==> flow/design.v <==
module i2c_slave
    #(
        parameter A_WIDTH = 5
    )(
        input clk,
        input reset_n,
        output reg chip_select,
        output reg [(A_WIDTH-1):0] csr_address,
        output reg csr_read,
        input      [7:0] csr_readdata,
        output reg csr_write,
        output reg [7:0] csr_writedata,
        input [2:0] addr_sel,
        inout sda,
        input scl
    );
    reg sda_out;
    assign sda = (reset_n & ~sda_out) ? 1'b0 : 1'bz;
    assign sda_in = (sda !== 1'b0);
wire [6:0] dev_addr = {4'b1100, 1'b0, addr_sel[1:0]};
reg  [2:0] scl_r;
always @(posedge clk)
    scl_r <= {scl_r[1:0], scl};
reg  [2:0] sda_in_r;
wire sda_in_d = sda_in_r[1];
always @(posedge clk)
    sda_in_r <= {sda_in_r[1:0], sda_out ? (sda_in !== 1'b0) : 1'b1};
wire scl_rising = (scl_r[2:1] == 2'b01);   
wire scl_falling = (scl_r[2:1] == 2'b10);  
wire start = (sda_in_r[2:1] == 2'b10 && scl_r[1] == 1'b1);
wire stop = (sda_in_r[2:1] == 2'b01 && scl_r[1] == 1'b1);
reg  [3:0] bit_cnt;
reg  ack;
reg  [7:0] rreg;
reg  is_addr_byte;
reg  is_skip;
reg  is_write;
reg  is_cmd_byte;
reg  [7:0] c_readdata;  
always @(posedge clk or negedge reset_n)
    if (!reset_n) begin
        chip_select <= 0;
        csr_read <= 0;
        csr_write <= 0;
        bit_cnt <= 4'b1111;
        ack <= 0;
        is_addr_byte <= 1;
        is_skip <= 0;
        is_write <= 1;
        is_cmd_byte <= 1;
        sda_out <= 1;
    end
    else begin
        csr_read <= 0;
        csr_write <= 0;
        c_readdata <= csr_readdata;
        if (start)
            chip_select <= 1;
        if (stop)
            chip_select <= 0;
        if (start || stop) begin
            bit_cnt <= 4'b1111;
            ack <= 0;
            is_addr_byte <= 1;
            is_skip <= 0;
            is_write <= 1;
            is_cmd_byte <= 1;
            sda_out <= 1;
        end
        else if (!is_skip) begin
            if (scl_rising) begin
                rreg <= {rreg[6:0], sda_in_d};
                if (bit_cnt == 7) begin  
                    csr_writedata <= {rreg[6:0], sda_in_d};
                    if (is_addr_byte) begin
                        is_write <= !sda_in_d;
                        is_skip <= rreg[6:0] != dev_addr;
                        ack <= 1;
                    end
                    else if (is_write) begin
                        is_cmd_byte <= 0;
                        ack <= 1;
                        if (is_cmd_byte)
                            csr_address <= {rreg[(A_WIDTH-2):0], sda_in_d};
                        else
                            csr_write <= 1;
                    end
                end
                else if (bit_cnt == 8) begin
                    if (!ack && sda_in_d)
                        is_skip <= 1;
                    if (is_addr_byte)
                        is_addr_byte <= 0;
                    else if (!is_write)
                        csr_read <= 1;
                end
            end
            else if (scl_falling) begin
                bit_cnt <= bit_cnt + 1'b1;
                if (is_write) begin
                    sda_out <= 1;
                end
                else begin
                    case (bit_cnt)
                        8: sda_out <= c_readdata[7];
                        0: sda_out <= c_readdata[6];
                        1: sda_out <= c_readdata[5];
                        2: sda_out <= c_readdata[4];
                        3: sda_out <= c_readdata[3];
                        4: sda_out <= c_readdata[2];
                        5: sda_out <= c_readdata[1];
                        6: sda_out <= c_readdata[0];
                    endcase
                end
                if (bit_cnt == 7) begin
                    if (ack)
                        sda_out <= 0;
                    else
                        sda_out <= 1;
                end
                else if (bit_cnt == 8) begin
                    bit_cnt <= 0;
                    if (ack)
                        ack <= 0;
                end
            end
        end
    end
endmodule
-- From RTL to reports: i2c_slave
The steps from the RTL of i2c_slave to its reports follow in flow order.
Line numbers count from 1 in the design file above.
Cell names lack the library's common part.
Not given: --
- top module: i2c_slave
- clock input: clk
- library: sky130hd
- library corner: tt_025C_1v80

-- Word-level counts
Source: Yosys, flattened and elaborated, memories not mapped. Widths are those after wreduce. Registers that Yosys merges into a memory's read port (data or address) are not register bits. Print and check cells do not count. Equal cells are merged and count once.
- register bits: 47
- bits of input ports: 14
- noted output and inout bits: 17
- word-level cells: 132
- add/sub/neg operators: 1
- equality and inequality tests: 22
- noted multiplexer cells: 61
- bitwise logic cells: 5
- reductions and logical operators: 26
- operators by type and width (cell ; count):
    1-bit 2-to-1 mux ; 54
    4-bit 2-to-1 mux ; 6
    4-bit by 3-bit equality test with 1-bit output with constant B ; 4
    4-bit AND reduction ; 4
    2-bit nonzero test ; 7
    11-bit nonzero test ; 1
    5-bit AND reduction ; 2
    4-bit by 2-bit equality test with 1-bit output with constant B ; 2
    8-bit AND reduction ; 1
    1-bit case mux with 8-bit select ; 1
    7-bit inequality test ; 1
    2-bit by 1-bit inequality test with 1-bit output with constant B ; 3
    3-bit nonzero test ; 2
    6-bit AND reduction ; 1
    1-bit NOT ; 4
    2-bit by 1-bit equality test with 1-bit output with constant B ; 2
    2-bit equality test with constant B ; 2
    4-bit by 1-bit adder with 4-bit output with constant B ; 1
    4-bit by 1-bit equality test with 1-bit output with constant B ; 1
    4-bit by 3-bit inequality test with 1-bit output with constant B ; 1
    4-bit equality test with constant B ; 1
    4-bit logical NOT ; 1
    1-bit logical AND ; 3
    3-bit by 1-bit inequality test with 1-bit output with constant B ; 1
    3-bit inequality test with constant B ; 1
    3-bit AND reduction ; 1
    1-bit case inequality test with constant B ; 2
    1-bit logical NOT ; 2
Other operator kinds: 3; their cells: 3.

-- Logic depth
Longest topological path by Yosys (ltp), each cell counted once; first at word level (registers and memories cut), then after technology mapping (sequential cells cut; the memories' decode and read muxes count).
- depth in word-level cells: 8
- ABC_AREA: 0
- mapped depth: 8

-- Synthesis result
Source: synth_stat.txt of the flow (Yosys; design flattened, memories mapped). It holds for the ABC_AREA given above (unset counts as 0); a run with the other value may have another netlist.
- noted cells in the netlist: 143
- mapped area: 1896.8 µm²
- noted sequential area: 1296.2 µm²
- flip-flop cells at 47
- cells by type (cell ; count ; total area (µm²)):
    edfxtp_1 ; 28 ; 840.806
    dfstp_2 ; 8 ; 210.202
    dfrtp_1 ; 5 ; 125.12
    dfxtp_1 ; 6 ; 120.115
    ha_1 ; 6 ; 75.072
    nand2_1 ; 13 ; 48.797
    o21ai_0 ; 8 ; 40.038
    buf_6 ; 3 ; 33.782
    inv_1 ; 8 ; 30.029
    nor2_1 ; 7 ; 26.275
    xor2_1 ; 3 ; 26.275
    a21oi_1 ; 5 ; 25.024
    mux2i_1 ; 2 ; 20.019
    nand3_1 ; 4 ; 20.019
    nand2b_1 ; 3 ; 18.768
    nand3b_1 ; 2 ; 15.014
    nor3_1 ; 3 ; 15.014
    o211ai_1 ; 2 ; 15.014
Other cell types: 23; their cells: 27.

-- Worst setup path after synthesis
OpenSTA on the mapped netlist: ideal clock, no wires. The path of least setup slack (recovery checks aside). Input and output delay are each 20% of the period. Register names are those of the netlist, which keeps one name where synthesis merged equal registers.
- path kind: register -> register
- start: register scl_r[1]
- end: register csr_writedata[0]
- clock period: 2.33 ns
- noted library setup time: 0.332 ns
- noted arrival: 1.494 ns
- slack at 0.505 ns
- noted delay of the path: 1.826 ns
- stages on the path: 6
- path buffers: 0
- synthesis period reached at 1.825 ns
"delay of the path" is the arrival time less input delay plus setup time.
"stages on the path" counts driving pins, that of a launching flip-flop among them; a cell with two outputs on the path counts twice.
"synthesis period reached" is the clock period less the worst setup slack; recovery checks do not enter. This is arithmetic on one report: input and output delays are still those of the set period (20% each).
The rows between start and end are the longest chain of elaborated cells between them; the timing report does not say that the signal goes this way. Where chains are equally long, one stands for them.
Each line given opens the expression or statement behind the cell; cells for indexed reads and writes are added by Yosys, which also makes memories of some case tables.
- cell sequence: dfxtp_1 -> ha_1 -> inv_1 -> nor2_1 -> and3_1 -> and2_1
- noted cells in the longest elaborated chain: 4
- noted elaborated cells on any way between the ends: 6
- classes of those cells: eq/ne: 1; logic: 1; reduce/logical: 4
- RTL lines, path post-synthesis (what ; RTL line ; RTL):
    from (decl) ; 21 ; reg  [2:0] scl_r;
    from (assign) ; 23 ; scl_r <= {scl_r[1:0], scl};
    1-bit logical AND ; 30 ; wire start = (sda_in_r[2:1] == 2'b10 && scl_r[1] == 1'b1);
    1-bit logical OR ; 61 ; if (start || stop) begin
    1-bit NOT ; -- ;
    5-bit AND reduction ; -- ;
    to (assign) ; 74 ; csr_writedata <= {rreg[6:0], sda_in_d};
    to (decl) ; 12 ; output reg [7:0] csr_writedata,

-- Timing after layout
Path of least setup slack in the final report of stored run 1 (OpenROAD, finished layout, wires in). Where an end is a register, its clock arrival counts in the times.
- path kind: register -> register
- start: register scl_r[1]
- end: register csr_writedata[0]
- clock period: 3.68 ns
- noted library setup time: 0.33 ns
- noted arrival: 2.13 ns
- slack at 1.50 ns
- stages on the path: 6
- path buffers: 0
The rows between start and end are the longest chain of elaborated cells between them; the timing report does not say that the signal goes this way. Where chains are equally long, one stands for them.
- cell sequence: dfxtp_1 -> ha_1 -> inv_1 -> nor2_1 -> and3_1 -> and2_1
- noted cells in the longest elaborated chain: 4
- noted elaborated cells on any way between the ends: 6
- classes of those cells: eq/ne: 1; logic: 1; reduce/logical: 4
- RTL lines, path post-layout (what ; RTL line ; RTL):
    from (decl) ; 21 ; reg  [2:0] scl_r;
    from (assign) ; 23 ; scl_r <= {scl_r[1:0], scl};
    1-bit logical AND ; 30 ; wire start = (sda_in_r[2:1] == 2'b10 && scl_r[1] == 1'b1);
    1-bit logical OR ; 61 ; if (start || stop) begin
    1-bit NOT ; -- ;
    5-bit AND reduction ; -- ;
    to (assign) ; 74 ; csr_writedata <= {rreg[6:0], sda_in_d};
    to (decl) ; 12 ; output reg [7:0] csr_writedata,

Below are 2 stored runs of the flow (Yosys, OpenROAD; platform sky130hd) on i2c_slave, each with its settings and what was measured, unordered. Constraints: input delay and output delay 20% of the set period each, output load 0.01 pF.
By "achieved clock period" is meant the clock period of the run minus its worst setup slack. This is arithmetic on one report: input and output delays are still those of the set period (20% each).
By "critical path time" is meant the share of the clock period that the worst setup path is allowed (20% is reserved at inputs, 20% at outputs), minus its slack. Clock arrival times at its registers enter into it.
"overall power": no workload was simulated; the value follows from the tool's default switching activity.

Stored run 1
Settings were period_ns = 3.68; CORE_UTILIZATION = 33; SETUP_SLACK_MARGIN = 0.86; PLACE_DENSITY_LB_ADDON = 0.27; CELL_PAD_IN_SITES_GLOBAL_PLACEMENT = 2; GPL_TIMING_DRIVEN = 0; SLEW_MARGIN = 25; MIN_ROUTING_LAYER = met1; MAX_ROUTING_LAYER = met4; CAP_MARGIN = 20; CORE_MARGIN = 2
- noted the Yosys chip area after synthesis: 1896.8 µm²
- area inside the die boundary at 6370.4 µm²
- standard-cell area after layout at 2377.3 µm²
- utilization after layout: 0.429
- noted the setup slack of the worst path: 1.503 ns
- final setup TNS: 0.000 ns
- noted the lowest hold slack: 0.333 ns
- overall power at 1468 uW
- achieved clock period at 2.177 ns
- critical path time: 2.18 ns
- type of the worst setup path: register -> register

Stored run 2
Settings were period_ns = 1.55; CORE_UTILIZATION = 63; SETUP_SLACK_MARGIN = 0.32; PLACE_DENSITY_LB_ADDON = 0.26; CELL_PAD_IN_SITES_GLOBAL_PLACEMENT = 3; CELL_PAD_IN_SITES_DETAIL_PLACEMENT = 0; TNS_END_PERCENT = 65; GPL_TIMING_DRIVEN = 0; CTS_CLUSTER_DIAMETER = 328; SLEW_MARGIN = 0; MIN_ROUTING_LAYER = met2; CAP_MARGIN = 20; CORE_MARGIN = 2
- stopped before the end: placement reported FLW-0024
